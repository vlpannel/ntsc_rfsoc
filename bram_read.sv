==> flow/design.v <==
`timescale 1ns / 1ps
module bram_read # (
                    parameter NUM_PIXELS = 720 * 480,
                    parameter DATA_WIDTH = 32
                   )
    (
      input logic [DATA_WIDTH-1:0] bram_data,
      output logic bram_clk,
      output logic [$clog2(NUM_PIXELS)-1:0] read_addr,
      input logic m00_axis_aclk, m00_axis_aresetn,
      input logic m00_axis_tready,
      output logic m00_axis_tvalid,
      output logic m00_axis_tlast,
      output logic [(DATA_WIDTH/8)-1:0] m00_axis_tstrb,
      output logic [DATA_WIDTH-1:0] m00_axis_tdata,
      output logic [3:0] probe_out
    );
    logic [DATA_WIDTH-1:0] intmdt1, intmdt2;
    logic [$clog2(NUM_PIXELS)-1:0] output_addr1, output_addr2, addr_out;
    assign bram_clk = m00_axis_aclk;
    assign m00_axis_tstrb = 32'hFFFF;
    enum {IDLE, LOAD, TX} state;
    assign probe_out = {1'b0, state == TX, state == LOAD, state == IDLE};  
    always @(posedge m00_axis_aclk) begin
      if (~m00_axis_aresetn) begin
        state <= IDLE;
        read_addr <= 0;
        m00_axis_tvalid <= 0;
        m00_axis_tdata <= 0;
        m00_axis_tlast <= 0;
        intmdt1 <= 0;
        intmdt2 <= 0;
        output_addr1 <= -1;
        output_addr2 <= -1;
        addr_out <= -1;
      end else begin
        case (state)
          IDLE: begin
            state <= LOAD;
            read_addr <= 0;
            m00_axis_tvalid <= 0;
            m00_axis_tdata <= 0;
            m00_axis_tlast <= 0;
            intmdt1 <= 0;
            intmdt2 <= 0;
            output_addr1 <= -1;
            output_addr2 <= -1;
            addr_out <= -1;
          end
          LOAD: begin  
            if (output_addr2 == 0) state <= TX;
            read_addr <= read_addr + 1;
            m00_axis_tvalid <= (output_addr2 == 0)? 1 : 0;
            m00_axis_tdata <= intmdt2;
            m00_axis_tlast <= 0;
            intmdt1 <= bram_data;
            intmdt2 <= intmdt1;
            output_addr1 <= read_addr;
            output_addr2 <= output_addr1;
            addr_out <= output_addr2;
          end
          TX: begin
            if (m00_axis_tready) begin
              if (addr_out >= NUM_PIXELS - 1) begin  
                state <= IDLE;
                read_addr <= 0;
                m00_axis_tvalid <= 0;
                m00_axis_tdata <= 0;
                m00_axis_tlast <= 0;
                intmdt1 <= 0;
                intmdt2 <= 0;
                output_addr1 <= 0;
                output_addr2 <= 0;
                addr_out <= 0;
              end else begin  
                state <= TX;
                read_addr <= (read_addr < NUM_PIXELS - 1)? read_addr + 1 : 0;
                m00_axis_tvalid <= 1;
                m00_axis_tdata <= intmdt2;
                m00_axis_tlast <= (output_addr2 >= NUM_PIXELS - 1);
                intmdt1 <= bram_data;
                intmdt2 <= intmdt1;
                output_addr1 <= read_addr;
                output_addr2 <= output_addr1;
                addr_out <= output_addr2;
              end
            end
          end
        endcase
      end
    end
endmodule
* Tool chain data of bram_read
The steps from the RTL of bram_read to its reports follow in flow order. Lines are those of the file above, counted from 1. Operators: Yosys type, input widths -> output width; for muxes data width and select width s. A cell with -- has no value.
Design: top bram_read, clock port m00_axis_aclk, library sky130hd, library corner tt_025C_1v80

* Word-level counts
Counts by Yosys on the flattened word-level netlist (proc, flatten, opt, wreduce; memories kept). Register bits leave out memories and registers merged into their read ports (data or address). Print and check cells are left out. Cells with the same type and inputs are merged into one.
Bit counts: register bits after elaboration 206, output and inout port bits 62
Cells by class: add/subtract/negate cells 1, order comparisons 3, eq/ne operators 4, multiplexer cells 33, reduce/logical cells 8
Operators by type and width (number):
- $pmux 32 s3 | 4
- $mux 32 | 8
- $pmux 19 s3 | 4
- $mux 19 | 9
- $ge 19x19->1 const B | 2
- $eq 32x1->1 const B | 1
- $eq 32x2->1 const B | 1
- $logic_not 32->1 | 1
- $add 19x1->19 const B | 1
- $lt 19x19->1 const B | 1
- $logic_not 19->1 | 1
- $mux 1 | 5
- $ne 2x2->1 const B | 2
- $reduce_and 2->1 | 2
- $reduce_and 3->1 | 1
- $reduce_bool 3->1 | 1
- $pmux 1 s3 | 1
- $reduce_bool 2->1 | 1
- $reduce_or 2->1 | 1
- $pmux 1 s2 | 1
- $mux 2 | 1

* Depth
Longest topological path by Yosys (ltp), each cell counted once; first at word level (registers and memories cut), then after technology mapping (sequential cells cut; the memories' decode and read muxes count).
Logic depth: depth in word-level cells 5, ABC_AREA 0, gate-level depth with buffers 8, gate-level depth less buffers 7

* Synthesis result
The flow's flattened synthesis, as Yosys stat reports it; memories are mapped. The netlist is that of the ABC_AREA named above (0 if unset); the other value can give another one.
Cell types (number):
- sky130_fd_sc_hd__dfxtp_1 | 177
- sky130_fd_sc_hd__o21ai_1 | 98
- sky130_fd_sc_hd__a21oi_1 | 65
- sky130_fd_sc_hd__a22o_1 | 36
- sky130_fd_sc_hd__nand2_1 | 84
- sky130_fd_sc_hd__nor2_1 | 70
- sky130_fd_sc_hd__nand3_1 | 43
- sky130_fd_sc_hd__o22ai_1 | 33
- sky130_fd_sc_hd__clkbuf_1 | 50
- sky130_fd_sc_hd__nand4_1 | 13
- sky130_fd_sc_hd__buf_4 | 10
- sky130_fd_sc_hd__buf_2 | 9
- sky130_fd_sc_hd__nor4_1 | 6
- sky130_fd_sc_hd__o21a_1 | 5
- sky130_fd_sc_hd__o2111ai_1 | 4
- sky130_fd_sc_hd__o21ai_0 | 7
- sky130_fd_sc_hd__buf_6 | 3
- sky130_fd_sc_hd__and3_1 | 5
Not listed: further types 39, cells in them 73.
Mapped netlist: standard cells after synthesis 791, cell area after synthesis 6802.8 um^2, area of sequential cells 3543.4 um^2, flip-flop cells 177

Stored flow runs of bram_read (2 of them; Yosys, OpenROAD, sky130hd). They differ in their settings and are not a sequence. Constraints: input delay and output delay 20% of the set period each, output load 0.01 pF.

* Flow run 1 | settings: period_ns 1.4; CORE_UTILIZATION 68; SETUP_SLACK_MARGIN 0.19; PLACE_DENSITY 0.68; GPL_ROUTABILITY_DRIVEN 1; CAP_MARGIN 20; CORE_MARGIN 2; SLEW_MARGIN 20 | did not finish, routing stopped with DPL-0038
* Flow run 2 | settings: period_ns 3.64; CORE_UTILIZATION 56; SETUP_SLACK_MARGIN 0.18; PLACE_DENSITY_LB_ADDON 0.21; CELL_PAD_IN_SITES_DETAIL_PLACEMENT 2; ABC_AREA 1; GPL_TIMING_DRIVEN 0; GPL_ROUTABILITY_DRIVEN 0; SLEW_MARGIN 35; MIN_ROUTING_LAYER met2; CAP_MARGIN 20; CORE_MARGIN 2 | did not finish, placement stopped with DPL-0033
